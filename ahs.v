==> flow/design.v <==
`timescale 1ns / 1ps
module ahs(
	hclk_i,
	hreset_n,
	hsel_i,
	haddr_i,
	htrans_i,
	hwrite_i,
	hsize_i,
	hburst_i,
	hwdata_i,
	hreadyslv_i,
	hready_o,
	hrdata_o,
	hresep_o,
	sram_dout,
	sram_ack,
	sram_cen,
	sram_addr,
	sram_wen,
	sram_din,
	sram_be
	    );
input					hclk_i;		 
input					hreset_n;	 
input					hsel_i;		 
input	[16-1:0]	haddr_i;	 
input	[1:0]			htrans_i;	 
input					hwrite_i;	 
input	[2:0]			hsize_i;	 
input	[2:0]			hburst_i;	 
input	[32-1:0]  hwdata_i;	 
input					hreadyslv_i; 
output					hready_o;	 
output	[32-1:0]  hrdata_o;	 
output	[1:0]			hresep_o;	 
input	[31:0]			sram_dout;	 
input					sram_ack;	 
output					sram_cen;	 
output	[13-1:0]	sram_addr;	 
output					sram_wen;	 
output	[31:0]			sram_din;	 
output	[3:0]			sram_be;	 
reg						hready_o;
reg		[32-1:0]  hrdata_o;
reg						sram_cen;
reg						sram_wen;
reg		[3:0]			sram_be;
reg		[31:0]			sram_din;
reg		[1:0]			ahs_state;   
reg		[1:0]			next_ahs_state ;
reg		[3:0]			ahs_be;		 
reg		[11:0]	sram_addr_int;	 
reg		[31:0]			narrow_wdarta;
wire	[1:0]			hresep_o;
wire	[13-1:0]	sram_addr;    
wire					ahs_sel;
wire	[3:0]			ahs_be_end;	 
parameter				AHS_IDLE	= 0,
						AHS_DATA	= 1;
assign 	ahs_sel  	=	hsel_i  &  hreadyslv_i & (haddr_i[15:13] == 3'b000)	&
						(htrans_i == 2'b10 || htrans_i == 2'b11);
always @(*)
begin
	next_ahs_state  = 2'b00;
	case(1'b1)
	ahs_state[AHS_IDLE]: begin
	  if (ahs_sel)
		  next_ahs_state[AHS_DATA] = 1'b1;
	  else
	      next_ahs_state[AHS_IDLE] = 1'b1;
	end
	ahs_state[AHS_DATA]: begin
	  if (sram_ack_later2 & !ahs_sel)
	    next_ahs_state[AHS_IDLE] = 1'b1;
	  else 
	    next_ahs_state[AHS_DATA] = 1'b1;
    end
	endcase
end
always @(posedge hclk_i or negedge hreset_n)
begin
  if(!hreset_n)
	ahs_state <= 2'b01;
  else
    ahs_state <= next_ahs_state;
end	
always @(posedge hclk_i or negedge hreset_n)
begin
  if (!hreset_n)
	hready_o <= 1'b1;
  else if (ahs_sel & ahs_state[AHS_IDLE]) 
	hready_o <= 1'b0;
  else if (ahs_state[AHS_DATA] & ahs_sel)	
	hready_o <= sram_ack_later;
  else if (ahs_state[AHS_DATA] & (!ahs_sel))
	hready_o <= sram_ack_later_0;
  else
    hready_o <= 1'b1;
end
assign hresep_o = 2'b00;		 
always @(*)
begin
  case (hsize_i)		
  3'b000 : begin				 
	case(haddr_i[1:0])
	2'b00:	ahs_be = 4'b0001;
	2'b01:  ahs_be = 4'b0010;
	2'b10:  ahs_be = 4'b0100;
	2'b11:  ahs_be = 4'b1000;
	endcase
  end
  3'b001 : begin				 
    case(haddr_i[1])
	1'b0:   ahs_be = 4'b0011;
	1'b1:   ahs_be = 4'b1100;
	endcase
  end
  default : ahs_be = 4'b1111;   
  endcase
end
assign ahs_be_end = {ahs_be[3],ahs_be[2],ahs_be[1],ahs_be[0]};
reg	 [3:0]	ahs_be_r;
always @(posedge hclk_i or negedge hreset_n)
  if (!hreset_n)
	ahs_be_r <= 4'b1111;
  else
	ahs_be_r <= ahs_be;
always @(posedge hclk_i or negedge hreset_n)
begin
  if (!hreset_n)
	sram_cen <= 1'b1;
  else if (ahs_sel & hready_o)
    sram_cen <= 1'b0;
  else if (sram_ack &ahs_state[AHS_DATA])   
	sram_cen <= 1'b1;
end
always @(posedge hclk_i or negedge hreset_n)
begin
  if (!hreset_n) begin
	sram_wen 		<= 1'b1;
	sram_addr_int 	<= 12'h000;
	sram_be 		<= 4'b1111;
  end
  else if (ahs_sel & (ahs_state[AHS_IDLE]) || (ahs_state[AHS_DATA])) begin
	sram_wen		<= !hwrite_i;
	sram_addr_int	<= haddr_i[13:2];
	sram_be			<= ahs_be_end;   
  end
end
assign sram_addr   = {sram_addr_int , 2'b00};
always @(posedge hclk_i or negedge hreset_n)
  if(!hreset_n)
	sram_din  <= 32'h0000_0000;
  else 
    sram_din  <= narrow_wdarta;
reg sram_ack_later ; 
always @(posedge hclk_i or negedge hreset_n)
  if(!hreset_n)
    sram_ack_later  <= 1'b0;
  else 
    sram_ack_later  <=  sram_ack;
reg sram_ack_later_0 ; 
always @(posedge hclk_i or negedge hreset_n)
  if(!hreset_n)
    sram_ack_later_0  <= 1'b0;
  else if(sram_ack)
    sram_ack_later_0  <= 1'b1 ;	
  else if (ahs_sel & hready_o)
    sram_ack_later_0  <= 1'b0 ;
reg sram_ack_later2 ; 
always @(posedge hclk_i or negedge hreset_n)
  if(!hreset_n)
    sram_ack_later2  <= 1'b0;
  else 
    sram_ack_later2  <=  sram_ack_later;
always @(posedge hclk_i or negedge hreset_n)
  if(!hreset_n)
    hrdata_o  <= {32{1'b0}};
  else if (sram_ack_later)
    hrdata_o  <=  sram_dout;
always @(*)
  narrow_wdarta <= hwdata_i;
endmodule
# Tool chain data of ahs
# Tool output for the design above, in the order of the flow.
# Line numbers count from 1 in the design file above.
# A cell with n/a has no value.
dict set report setup {
  top_module {ahs}
  clk_port {hclk_i}
  cell_library {sky130hd}
  corner {tt_025C_1v80}
}

# Word-level counts
# Source: Yosys, flattened and elaborated, memories not mapped. Widths are those after wreduce. Registers that Yosys merges into a memory's read port (data or address) are not register bits. Print and check cells do not count. Equal cells are merged and count once.
dict set report op_classes {
  n_addsub 0
  bitwise 10
  reduce_and_logical 9
  compare 0
  n_eq 6
  div 0
  multipliers 0
  n_shift 0
  muxes 16
}
# op count
set ops {}
lappend ops {{case mux 4 bit (select 4 bit)} 1}
lappend ops {{case mux 4 bit (select 2 bit)} 2}
lappend ops {{2-to-1 mux 1 bit} 11}
lappend ops {{bitwise AND 1 bit} 9}
lappend ops {{equality test 2 bit (second input constant)} 4}
lappend ops {{zero test 3 bit} 2}
lappend ops {{nonzero test 2 bit} 2}
lappend ops {{2-to-1 mux 2 bit} 2}
lappend ops {{equality test 3 x 1 -> 1 bit (second input constant)} 1}
lappend ops {{logical OR 1 bit} 2}
lappend ops {{zero test 1 bit} 2}
lappend ops {{equality test 2 x 1 -> 1 bit (second input constant)} 1}
lappend ops {{zero test 2 bit} 1}
lappend ops {{NOT 1 bit} 1}
dict set report word_totals {
  mem_count 0
  register_bits 87
  out_inout_bits 86
  inputBits 94
  latch_bits 0
  romBits 0
  word_cells 52
  mem_bits_rw 0
  clocked_rd_ports_x_width 0
}

# Logic depth
# Yosys ltp: most cells in a row. Word level: on the elaborated netlist, between registers, memories and ports. Mapped: between sequential cells and ports; inverters and the memories' decode and read muxes count.
dict set report depth {
  depth_word 8
  abc_area 0
  mapped_depth 4
  ltp_nobuf 3
}

# Mapped cells and area
# Source: synth_stat.txt of the flow (Yosys; design flattened, memories mapped). It holds for the ABC_AREA given above (unset counts as 0); a run with the other value may have another netlist.
# cell_type count type_area_um2
set by_type {}
lappend by_type {sky130_fd_sc_hd__dfrtp_1 79 1.98E+03}
lappend by_type {sky130_fd_sc_hd__mux2_2 47 529.258}
lappend by_type {sky130_fd_sc_hd__dfstp_2 8 210.202}
lappend by_type {sky130_fd_sc_hd__buf_4 4 30.029}
lappend by_type {sky130_fd_sc_hd__a31oi_4 1 21.27}
lappend by_type {sky130_fd_sc_hd__o21ai_0 4 20.019}
lappend by_type {sky130_fd_sc_hd__nor2_1 5 18.768}
lappend by_type {sky130_fd_sc_hd__a21oi_1 3 15.014}
lappend by_type {sky130_fd_sc_hd__buf_2 3 15.014}
lappend by_type {sky130_fd_sc_hd__and4b_2 1 11.261}
lappend by_type {sky130_fd_sc_hd__buf_6 1 11.261}
lappend by_type {sky130_fd_sc_hd__mux2i_1 1 10.01}
lappend by_type {sky130_fd_sc_hd__nand3_1 2 10.01}
lappend by_type {sky130_fd_sc_hd__a32oi_1 1 8.758}
lappend by_type {sky130_fd_sc_hd__nand4b_1 1 8.758}
lappend by_type {sky130_fd_sc_hd__o22a_1 1 8.758}
lappend by_type {sky130_fd_sc_hd__a21o_1 1 7.507}
lappend by_type {sky130_fd_sc_hd__inv_1 2 7.507}
# Not listed: further types 5, cells in them 5.
dict set report mapped {
  ffs 87
  stdcells 170
  seqArea_um2 2187.1
  mapped_area_um2 2946.6
  n_buf 9
}

# Path before layout
# Source: OpenSTA report_checks on the synthesized netlist (no wires, ideal clock, input and output delay 20% of the period each), path of least setup slack; recovery checks are left aside. Register names are those of the netlist, which keeps one name where synthesis merged equal registers.
dict set report synth_path {
  kind {input to register}
  start {input hsel_i}
  end {register sram_addr_int[2]}
  t_first_pin_ps 332
  slack_ps 191
  arrival_time_ps 1344
  stages 4
  path_delay_ps 1137
  t_required_ps 1535
  input_delay_ps 332
  setup_ps 125
  period_ps 1660
  path_buffers 1
  synth_period_reached_ps 1469
}
# "path_delay_ps" = arrival - input delay + setup time.
# "stages" counts driving pins, that of a launching flip-flop among them; a cell with two outputs on the path counts twice.
# "synth_period_reached_ps" is the clock period less the worst setup slack; recovery checks do not enter. This is arithmetic on one report: input and output delays are still those of the set period (20% each).
# The rows between start and end are the longest chain of elaborated cells between them; the timing report does not say that the signal goes this way. Where chains are equally long, one stands for them.
# A line is the first line of the expression or statement that the cell stems from. Yosys adds cells for indexed reads and writes and turns some case tables into memories.
dict set report synth_between {
  path_cell_list {sky130_fd_sc_hd__and4b_2 sky130_fd_sc_hd__a31oi_4 sky130_fd_sc_hd__buf_6 sky130_fd_sc_hd__mux2_2}
  elab_chain_len 5
  cone_cells 5
  classes_between {logic (4); reduce/logical (1)}
}
# element line_no
set synth_lines {}
lappend synth_lines {{start, declared} 26} ;# input hsel_i;
lappend synth_lines {{bitwise AND 1 bit (3 in a row)} 61} ;# assign ahs_sel = hsel_i & hreadyslv_i & (haddr_i[15:13] == 3'b000) &
lappend synth_lines {{bitwise AND 1 bit} 145} ;# else if (ahs_sel & (ahs_state[AHS_IDLE]) || (ahs_state[AHS_DATA])) begin
lappend synth_lines {{logical OR 1 bit} 145}
lappend synth_lines {{end, assigned} 142} ;# sram_addr_int <= 12'h000;
lappend synth_lines {{end, assigned} 147} ;# sram_addr_int <= haddr_i[13:2];

# Path in the finished layout
# Path of least setup slack in the final report of run 1 (OpenROAD, finished layout, wires in). Where an end is a register, its clock arrival counts in the times.
# The report prints the path's times to 10 ps; the period is as set.
dict set report layout_path {
  kind {register to output}
  start {register hrdata_o[17]}
  end {output hrdata_o[17]}
  t_required_ps 1300
  arrival_time_ps 1260
  output_delay_ps 330
  stages 2
  path_buffers 1
  slack_ps 50
  period_ps 1630
  t_first_pin_ps 350
}
dict set report layout_between {
  path_cell_list {sky130_fd_sc_hd__dfrtp_1 sky130_fd_sc_hd__clkdlybuf4s50_1}
  elab_chain_len 0
  cone_cells 0
  cone_lines 0
}
# element line_no
set layout_lines {}
lappend layout_lines {{start, declared} 35} ;# output [32-1:0] hrdata_o;
lappend layout_lines {{start, assigned} 179} ;# hrdata_o  <= {32{1'b0}};
lappend layout_lines {{start, assigned} 181} ;# hrdata_o  <=  sram_dout;
lappend layout_lines {{end, declared} 35}

# Top module ahs; platform sky130hd; tools Yosys and OpenROAD; 2 stored runs in no particular order. Input and output delays are each 20% of the period that was set; the output load is 0.01 pF.
# "period_less_ws_ps": clock period set for the run, less the worst setup slack. It is reckoned from that one timing run; input and output delays stay at 20% of the period that was set.
# "worst_path_allowed_less_slack_ps" means the part of the period allowed to the worst setup path (the constraints hold back 20% at inputs and 20% at outputs) less its slack; where the path has registers, the arrival times of their clocks count too.
# "total_power_uw" rests on the timing tool's default activity at the inputs, not on a simulated workload.
# "worst_path_allowed_less_slack_ps" is known to 10 ps.
run="run 1" settings period_ns=1.63 CORE_UTILIZATION=43 PLACE_DENSITY_LB_ADDON=0.3 CORE_ASPECT_RATIO=1.1 CORE_MARGIN=6 CELL_PAD_IN_SITES_DETAIL_PLACEMENT=0 CTS_CLUSTER_SIZE=98 MIN_ROUTING_LAYER="met1" CAP_MARGIN=20 SLEW_MARGIN=20
run="run 1" results synthArea_um2=2946.6 design.die.area_um2=8985.2 stdcell_area_um2=5107.4 fin_util_pct=77.5 worstSetupSlack_ps=45 timing.setup.tns_ps=0 total_power_uw=5909 period_less_ws_ps=1585 worst_path_allowed_less_slack_ps=1260 worst_path_kind="register to output"
run="run 2" settings period_ns=1.79 CAP_MARGIN=20 CORE_MARGIN=2 CORE_UTILIZATION=40 SLEW_MARGIN=20
run="run 2" results synthArea_um2=2946.6 design.die.area_um2=8068.5 stdcell_area_um2=5031.1 fin_util_pct=70.1 worstSetupSlack_ps=164 timing.setup.tns_ps=0 total_power_uw=5234 period_less_ws_ps=1626 worst_path_allowed_less_slack_ps=1270 worst_path_kind="register to output"
